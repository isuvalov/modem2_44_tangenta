==> flow/design.v <==
module PLL_init    (input  clk,
                    input  syncRst,
                    output htrdData,
                    output htrdClk,
                    output txHtrdWr
                   ); 
  reg  [2:0] powerUpState;
  wire spiRdy;
  reg  wrStrb;
  reg  [17:0] timeOut;
  reg  [23:0] loadDat;
  wire [23:0] spiDat = {loadDat[7:0],loadDat[15:8],loadDat[23:16]}; 	 
  always@(posedge clk) begin 
       if (syncRst)
          begin 
          powerUpState<=0;
          wrStrb <= 1'b0;                                             
		    timeOut <= 18'd0;
          end
       else if (wrStrb) wrStrb <= 1'b0;
       else if (spiRdy) 
                case (powerUpState)
               3'h0: begin if (!timeOut[1]) timeOut <= timeOut+18'h1;  
                            else
								begin
								  powerUpState   <= powerUpState+3'h1;
                                loadDat[1:0]   <= 2'b01;   	 
                                loadDat[15:2]  <= 14'h2;		 
										  loadDat[17:16] <= 2'b00;		 
                                loadDat[18]    <= 1'b0;  	 
                                loadDat[19]    <= 1'b0;   	 
                                loadDat[21:20] <= 2'b11;		 
                                loadDat[23:22] <= 2'b00;		 
                          wrStrb <= 1'b1; timeOut <= 18'd0;
								end
                     end        
					3'h1: begin if (!timeOut[1]) timeOut <= timeOut+18'h1;  
                            else
								begin
								  powerUpState   <= powerUpState+3'h1;
										  loadDat[1:0]   <= 2'b00;   	 
										  loadDat[3:2]   <= 2'b01;     
										  loadDat[4]     <= 1'b0; 		 
										  loadDat[7:5]	  <= 3'b001;	 
										  loadDat[8]	  <= 1'b1;		 
										  loadDat[9]     <= 1'b0;		 
										  loadDat[10]    <= 1'b0;		 
										  loadDat[11]    <= 1'b0;		 
										  loadDat[13:12] <= 2'b11;		 
										  loadDat[16:14] <= 3'b000;	 
										  loadDat[19:17] <= 3'b000;    
										  loadDat[21:20] <= 2'b00;		 
										  loadDat[23:22] <= 2'b01;		 
								  wrStrb <= 1'b1;	timeOut <= 18'd0;
								end													
							end
					3'h2: begin if (!timeOut[1]) timeOut <= timeOut+18'h1;  
                            else
								begin
								powerUpState   <= powerUpState+3'h1;
								        loadDat[1:0]   <= 2'b10;   	 
										  loadDat[6:2]   <= 5'h0;		 
										  loadDat[7]     <= 1'b0;		 
										  loadDat[20:8]  <= 13'h14;	 
										  loadDat[21]    <= 1'b0;		 
										  loadDat[22]    <= 1'b0;		 
										  loadDat[23]    <= 1'b0;		 
                          wrStrb <= 1'b1; timeOut <= 18'd0;          
								end
                     end
					3'h3: begin if (!timeOut[1]) timeOut <= timeOut+18'h1;  
                            else
								begin
								  powerUpState   <= powerUpState+3'h1;
                                loadDat[1:0]   <= 2'b10;   	 
										  loadDat[6:2]   <= 5'h0;		 
										  loadDat[7]     <= 1'b0;		 
										  loadDat[20:8]  <= 13'h14;	 
										  loadDat[21]    <= 1'b0;		 
										  loadDat[22]    <= 1'b0;		 
										  loadDat[23]    <= 1'b0;		 
                          wrStrb <= 1'b1; timeOut <= 18'd0;  
								end                                               
							end
					default:;  
                    endcase
       end
 assign txHtrdWr = !(powerUpState==3'h1 || 
                     powerUpState==3'h2 ||
                     powerUpState==3'h3 ||
                     powerUpState==3'h4)|| spiRdy;
  SPImaster iSPImaster (.syncRst(syncRst),
                        .clk(clk),
                        .wrEn(wrStrb),
                        .data(spiDat),
                        .datBack(),
                        .MOSI(htrdData),
                        .MISO(1'b0),
                        .SCK(htrdClk),  
                        .spiRdy(spiRdy)
                       );
endmodule 
module SPImaster (clk,syncRst,wrEn,
                  data,datBack,
                  spiRdy, 
                  MOSI,MISO,SCK
                 ); 
  parameter DAT_WIDTH = 3;  
  parameter LOG_WIDTH = 2;  
   input         clk;            
   input         syncRst;			     
   input      [DAT_WIDTH*8-1:0] data;               
   output reg [DAT_WIDTH*8-1:0] datBack;            
   input         wrEn;		         
   output        MOSI;			        
   input         MISO;			        
   output        SCK;			         
   output  reg   spiRdy;         
   parameter SCK_DIV = 1; 
   reg  [LOG_WIDTH:0]  byteCnt;            
   reg  [7:0]  SPI_buf [DAT_WIDTH-1:0];    
   reg 	[SCK_DIV:0] clkDivider;   
   reg  [2:0]  SCK_cnt;           
   reg  [7:0]  rxShiftRg;         
   wire [7:0]  txShiftRg;         
   wire rxEn = (clkDivider == {1'b0,{SCK_DIV{1'b1}}});
   wire txEn = (clkDivider == {1'b1,{SCK_DIV{1'b1}}});
   always @(posedge clk)
      if (syncRst) clkDivider <= 0;
      else if (!spiRdy && (!byteCnt[LOG_WIDTH] || !rxEn)) clkDivider <= clkDivider+{{SCK_DIV{1'b0}},1'b1};
           else clkDivider <= 0;
   assign SCK = clkDivider[SCK_DIV];
   always @(posedge clk)
      if (syncRst) SCK_cnt <= 3'h0;
      else if (txEn) SCK_cnt <= SCK_cnt+3'h1; 
   assign txShiftRg = SPI_buf[0];
   integer i;
   always @(posedge clk)
     if (syncRst) begin byteCnt <= {(LOG_WIDTH+1){1'b1}};      
                        spiRdy <= 1'b1;
                  end
     else begin 
            if (txEn) begin if (SCK_cnt==3'h7) begin for (i=0; i<(DAT_WIDTH-1); i=i+1) SPI_buf[i] <= SPI_buf[i+1];
	                                                    SPI_buf[DAT_WIDTH-1] <= rxShiftRg;
	                                                    byteCnt <= byteCnt-{{LOG_WIDTH{1'b0}},1'b1};
                                                end
                             else SPI_buf[0] <= {txShiftRg[6:0],txShiftRg[0]};
                       end
            if (wrEn) begin for (i=0; i<DAT_WIDTH; i=i+1) SPI_buf[i] <= data[i*8 +: 8];  
   	                        byteCnt <= DAT_WIDTH-1;  
   	                        spiRdy <= 1'b0;
                      end
            else if (byteCnt[LOG_WIDTH] && rxEn) spiRdy <= 1'b1;
   	      end
   always @(posedge clk)
      if (syncRst) rxShiftRg <= 8'h0;
      else if (rxEn) rxShiftRg <= {rxShiftRg[6:0],MISO};
   assign MOSI = txShiftRg[7];
   always @* for (i=0; i<DAT_WIDTH; i=i+1) datBack[i*8 +: 8] = SPI_buf[i];   
endmodule 
### Step by step through the tools: PLL_init

What the tools print for PLL_init, step after step.
Line numbers count from 1 in the design file above.
Operators: Yosys type, input widths -> output width; for muxes data width and select width s.
Library cell names are shortened.
Not given: n/a

| set-up | value |
|---|---|
| design top | PLL_init |
| clock | clk |
| cell library | sky130hd |
| corner | tt_025C_1v80 |

### After elaboration

Counts by Yosys on the flattened word-level netlist (proc, flatten, opt, wreduce). Print and check cells are left out.

| storage and ports | value |
|---|---|
| register bits after elaboration | 69 |
| input port bits | 2 |
| output and inout port bits | 3 |
| cells after elaboration | 114 |

| cells by class | value |
|---|---|
| add/sub/neg operators | 5 |
| eq/ne operators | 14 |
| mux-type cells | 34 |
| bitwise logic cells | 5 |
| reduce/logical cells | 35 |

Operators with widths:

| kind | number |
|---|---|
| $mux 8 | 9 |
| $mux 18 | 2 |
| $add 18x1->18 const B | 1 |
| $reduce_and 6->1 | 3 |
| $pmux 2 s3 | 3 |
| $mux 3 | 5 |
| $ne 2x1->1 const B | 5 |
| $mux 2 | 5 |
| $reduce_or 2->1 | 4 |
| $reduce_or 4->1 | 2 |
| $reduce_and 7->1 | 1 |
| $reduce_and 2->1 | 3 |
| $reduce_bool 2->1 | 3 |
| $add 3x1->3 const B | 2 |
| $eq 3x2->1 const B | 2 |
| $eq 3x3->1 const B | 2 |
| $reduce_and 3->1 | 2 |
| $reduce_or 3->1 | 2 |
| $pmux 1 s2 | 3 |
| $mux 1 | 6 |
| $logic_or 1x1->1 | 5 |
| $not 1->1 | 5 |
| $reduce_and 5->1 | 1 |
| $logic_not 1->1 | 4 |
| $ne 2x2->1 const B | 2 |
| $reduce_and 4->1 | 1 |
| $reduce_bool 4->1 | 1 |
| $pmux 2 s2 | 1 |

Other operator kinds: 7; their cells: 8.

### Longest topological paths

Yosys ltp: most cells in a row. Word level: on the elaborated netlist, between registers, memories and ports. Mapped: between sequential cells and ports; inverters and the memories' decode and read muxes count.

| depth | value |
|---|---|
| depth after elaboration | 6 |
| ABC_AREA | 0 |
| mapped depth | 6 |

### Mapped cells and area

The flow's flattened synthesis, as Yosys stat reports it; memories are mapped. The netlist is that of the ABC_AREA named above (0 if unset); the other value can give another one.
The area totals of this step are shown rounded.

Cells by type:

| type | number |
|---|---|
| edfxtp_1 | 25 |
| dfxtp_1 | 15 |
| ha_1 | 10 |
| nor2b_1 | 13 |
| nor2_1 | 19 |
| mux2i_1 | 6 |
| and2_1 | 6 |
| a21oi_1 | 7 |
| nand2b_1 | 5 |
| a21o_1 | 3 |
| clkbuf_1 | 6 |
| inv_1 | 6 |
| o21bai_1 | 3 |
| xnor2_1 | 2 |
| a211oi_1 | 2 |
| mux2_4 | 1 |
| nand2_1 | 4 |
| o31ai_1 | 2 |

Other cell types: 16; their cells: 18.

| mapped netlist | value |
|---|---|
| cells in the netlist | 153 |
| mapped area | 1808 um2 |
| flip-flops | 40 |
| buffers | 7 |

By module: a second synthesis without flattening, with its own total; a netlist apart from the flattened one above.

| unflattened totals | value |
|---|---|
| cell total of the unflattened synthesis | 206 |
| area total of the unflattened synthesis | 2495 um2 |

Each row is one instance without its submodules.

By module:

| module | instances | cells | area (um2) | seq. area (um2) |
|---|---|---|---|---|
| SPImaster | 1 | 142 | 1807 | 1061 |
| PLL_init | 1 | 64 | 688.2 | 330.3 |

### Path before layout

Source: OpenSTA report_checks on the synthesized netlist (no wires, ideal clock, input and output delay 20% of the period each), path of least setup slack; recovery checks are left aside. Register names are those of the netlist, which keeps one name where synthesis merged equal registers.

| timing post-synthesis | value |
|---|---|
| path kind | register to register |
| from | reg powerUpState[0] |
| to | reg (no name shown) |
| period | 2300 ps |
| setup time | 268 ps |
| data arrival time | 1768 ps |
| data required time | 2032 ps |
| setup slack | 264 ps |
| path delay | 2036 ps |
| stages | 7 |
| path buffers | 1 |
| synthesis period reached | 2036 ps |

"path delay" = arrival - input delay + setup time.
"stages" counts driving pins, that of a launching flip-flop among them; a cell with two outputs on the path counts twice.
"synthesis period reached" = period - worst setup slack (recovery checks aside). The figure is calculated, with input and output delays left at 20% of the set period.
Between the ends stands the longest chain of elaborated cells between them, by number of cells; it is not shown to be the way that was timed. Of several equally long chains one is given.
A line is the first line of the expression or statement that the cell stems from. Yosys adds cells for indexed reads and writes and turns some case tables into memories.
At most two assigning lines are given for a register; there are more.
The path ends at the enable pin of a flip-flop; only ways to that pin are counted.

| between the ends, post-synthesis | value |
|---|---|
| path through | dfxtp_1 ha_1 ha_1 or4_4 and4_4 buf_6 nor2b_1 |
| length of the longest elaborated chain | 4 |

RTL lines, path post-synthesis:

| item | line | RTL |
|---|---|---|
| start, declared | 7 | `reg  [2:0] powerUpState;` |
| start, assigned | 26 | `powerUpState <= powerUpState+3'h1;` |
| start, assigned | 40 | `powerUpState <= powerUpState+3'h1;` |
| $eq 3x2->1 | 22 | `case (powerUpState)` |
| $reduce_or 2->1 | n/a |  |
| $ne 2x1->1 | n/a |  |
| $reduce_and 7->1 | n/a |  |

### Worst path after layout

Path of least setup slack in the final report of run A (OpenROAD, finished layout, wires in). Where an end is a register, its clock arrival counts in the times.
The path's times are printed in steps of 10 ps; the period is the one set.

| timing post-layout | value |
|---|---|
| path kind | register to register |
| from | reg powerUpState[1] |
| to | reg powerUpState[0] |
| period | 1480 ps |
| setup time | 110 ps |
| data arrival time | 2040 ps |
| data required time | 1650 ps |
| setup slack | -390 ps |
| stages | 7 |
| path buffers | 1 |

Between the ends stands the longest chain of elaborated cells between them, by number of cells; it is not shown to be the way that was timed. Of several equally long chains one is given.
At most two assigning lines are given for a register; there are more.

| between the ends, post-layout | value |
|---|---|
| path through | dfxtp_4 buf_6 ha_4 ha_4 or4_4 and4_4 mux2_4 |
| length of the longest elaborated chain | 4 |

RTL lines, path post-layout:

| item | line | RTL |
|---|---|---|
| start, declared | 7 | `reg  [2:0] powerUpState;` |
| start, assigned | 26 | `powerUpState <= powerUpState+3'h1;` |
| start, assigned | 40 | `powerUpState <= powerUpState+3'h1;` |
| $eq 3x1->1 | 22 | `case (powerUpState)` |
| $reduce_or 4->1 | n/a |  |
| $ne 2x1->1 | n/a |  |
| $reduce_and 4->1 | n/a |  |
| end, assigned | 26 |  |
| end, assigned | 40 |  |
| end, declared | 7 |  |

Subject: flow runs of PLL_init

Hi,

Design PLL_init on sky130hd. What follows are 2 stored runs of the flow, each under its own settings; their order means nothing. The constraints put input and output delay at 20% of the set period each and load the outputs with 0.01 pF.
By "clock period reached" is meant the clock period of the run minus its worst setup slack. This is arithmetic on one report: input and output delays are still those of the set period (20% each).
"time used up by the worst setup path": the worst setup path's part of the clock period (all of it between registers, 20% less for each end at a port) less its slack. A launch clock that arrives late makes it longer, a capture clock that arrives late makes it shorter.
"total power after layout" rests on the timing tool's default activity at the inputs, not on a simulated workload.
"time used up by the worst setup path" is given in steps of 10 ps.
The results are shown rounded.

## Run A

==> flow/run.sh <==
#!/bin/bash
# the make line also repeats the synthesis and layout settings of config.mk as NAME=value (left out here)
make -C /OpenROAD-flow-scripts/flow DESIGN_CONFIG=/design/flow/config.mk WORK_HOME=/design/flow/orfs CLKGATE_MAP_FILE= finish
==> flow/config.mk <==
export PLATFORM = sky130hd
export DESIGN_NAME = PLL_init
export DESIGN_NICKNAME = PLL_init
export VERILOG_FILES = /design/flow/design.v
export SDC_FILE = /design/flow/constraint.sdc
export NUM_CORES = 4
export LEC_CHECK = 0
export ABC_AREA = 0
export CAP_MARGIN = 20
export CELL_PAD_IN_SITES_DETAIL_PLACEMENT = 0
export CORE_ASPECT_RATIO = 1.26
export CORE_MARGIN = 2
export CORE_UTILIZATION = 18
export CTS_CLUSTER_SIZE = 59
export GPL_ROUTABILITY_DRIVEN = 1
export MAX_ROUTING_LAYER = met5
export PLACE_DENSITY_LB_ADDON = 0.19
export SETUP_SLACK_MARGIN = -0.1
export SLEW_MARGIN = 25
==> flow/constraint.sdc <==
create_clock -name core_clock -period 1.48 [get_ports {clk}]
set_input_delay 0.2960 -clock core_clock [delete_from_list [all_inputs] [get_ports {clk}]]
set_output_delay 0.2960 -clock core_clock [all_outputs]
set_load 0.01 [all_outputs]

| result of run A | value |
|---|---|
| standard-cell area of the final layout | 2605 um2 |
| clock period reached | 1870 ps |
| time used up by the worst setup path | 1870 ps |
| critical path type | register to register |
| cell area after synthesis | 1808 um2 |
| die footprint | 10870 um2 |
| utilization after layout | 26.3% |
| summed negative setup slack | -4969 ps |
| total power after layout | 3934 uW |
| worst hold slack | 452 ps |
| setup slack of the critical path | -390 ps |

## Run B

==> flow/run.sh <==
#!/bin/bash
# the make line also repeats the synthesis and layout settings of config.mk as NAME=value (left out here)
make -C /OpenROAD-flow-scripts/flow DESIGN_CONFIG=/design/flow/config.mk WORK_HOME=/design/flow/orfs CLKGATE_MAP_FILE= finish
==> flow/config.mk <==
export PLATFORM = sky130hd
export DESIGN_NAME = PLL_init
export DESIGN_NICKNAME = PLL_init
export VERILOG_FILES = /design/flow/design.v
export SDC_FILE = /design/flow/constraint.sdc
export NUM_CORES = 4
export LEC_CHECK = 0
export CAP_MARGIN = 20
export CORE_MARGIN = 2
export CORE_UTILIZATION = 40
export SLEW_MARGIN = 20
==> flow/constraint.sdc <==
create_clock -name core_clock -period 2.82 [get_ports {clk}]
set_input_delay 0.5640 -clock core_clock [delete_from_list [all_inputs] [get_ports {clk}]]
set_output_delay 0.5640 -clock core_clock [all_outputs]
set_load 0.01 [all_outputs]

| result of run B | value |
|---|---|
| standard-cell area of the final layout | 2012 um2 |
| clock period reached | 2728 ps |
| time used up by the worst setup path | 2160 ps |
| critical path type | register to output |
| cell area after synthesis | 1808 um2 |
| die footprint | 5074 um2 |
| utilization after layout | 46.2% |
| summed negative setup slack | 0 ps |
| total power after layout | 1553 uW |
| worst hold slack | 451 ps |
| setup slack of the critical path | 92 ps |

Regards
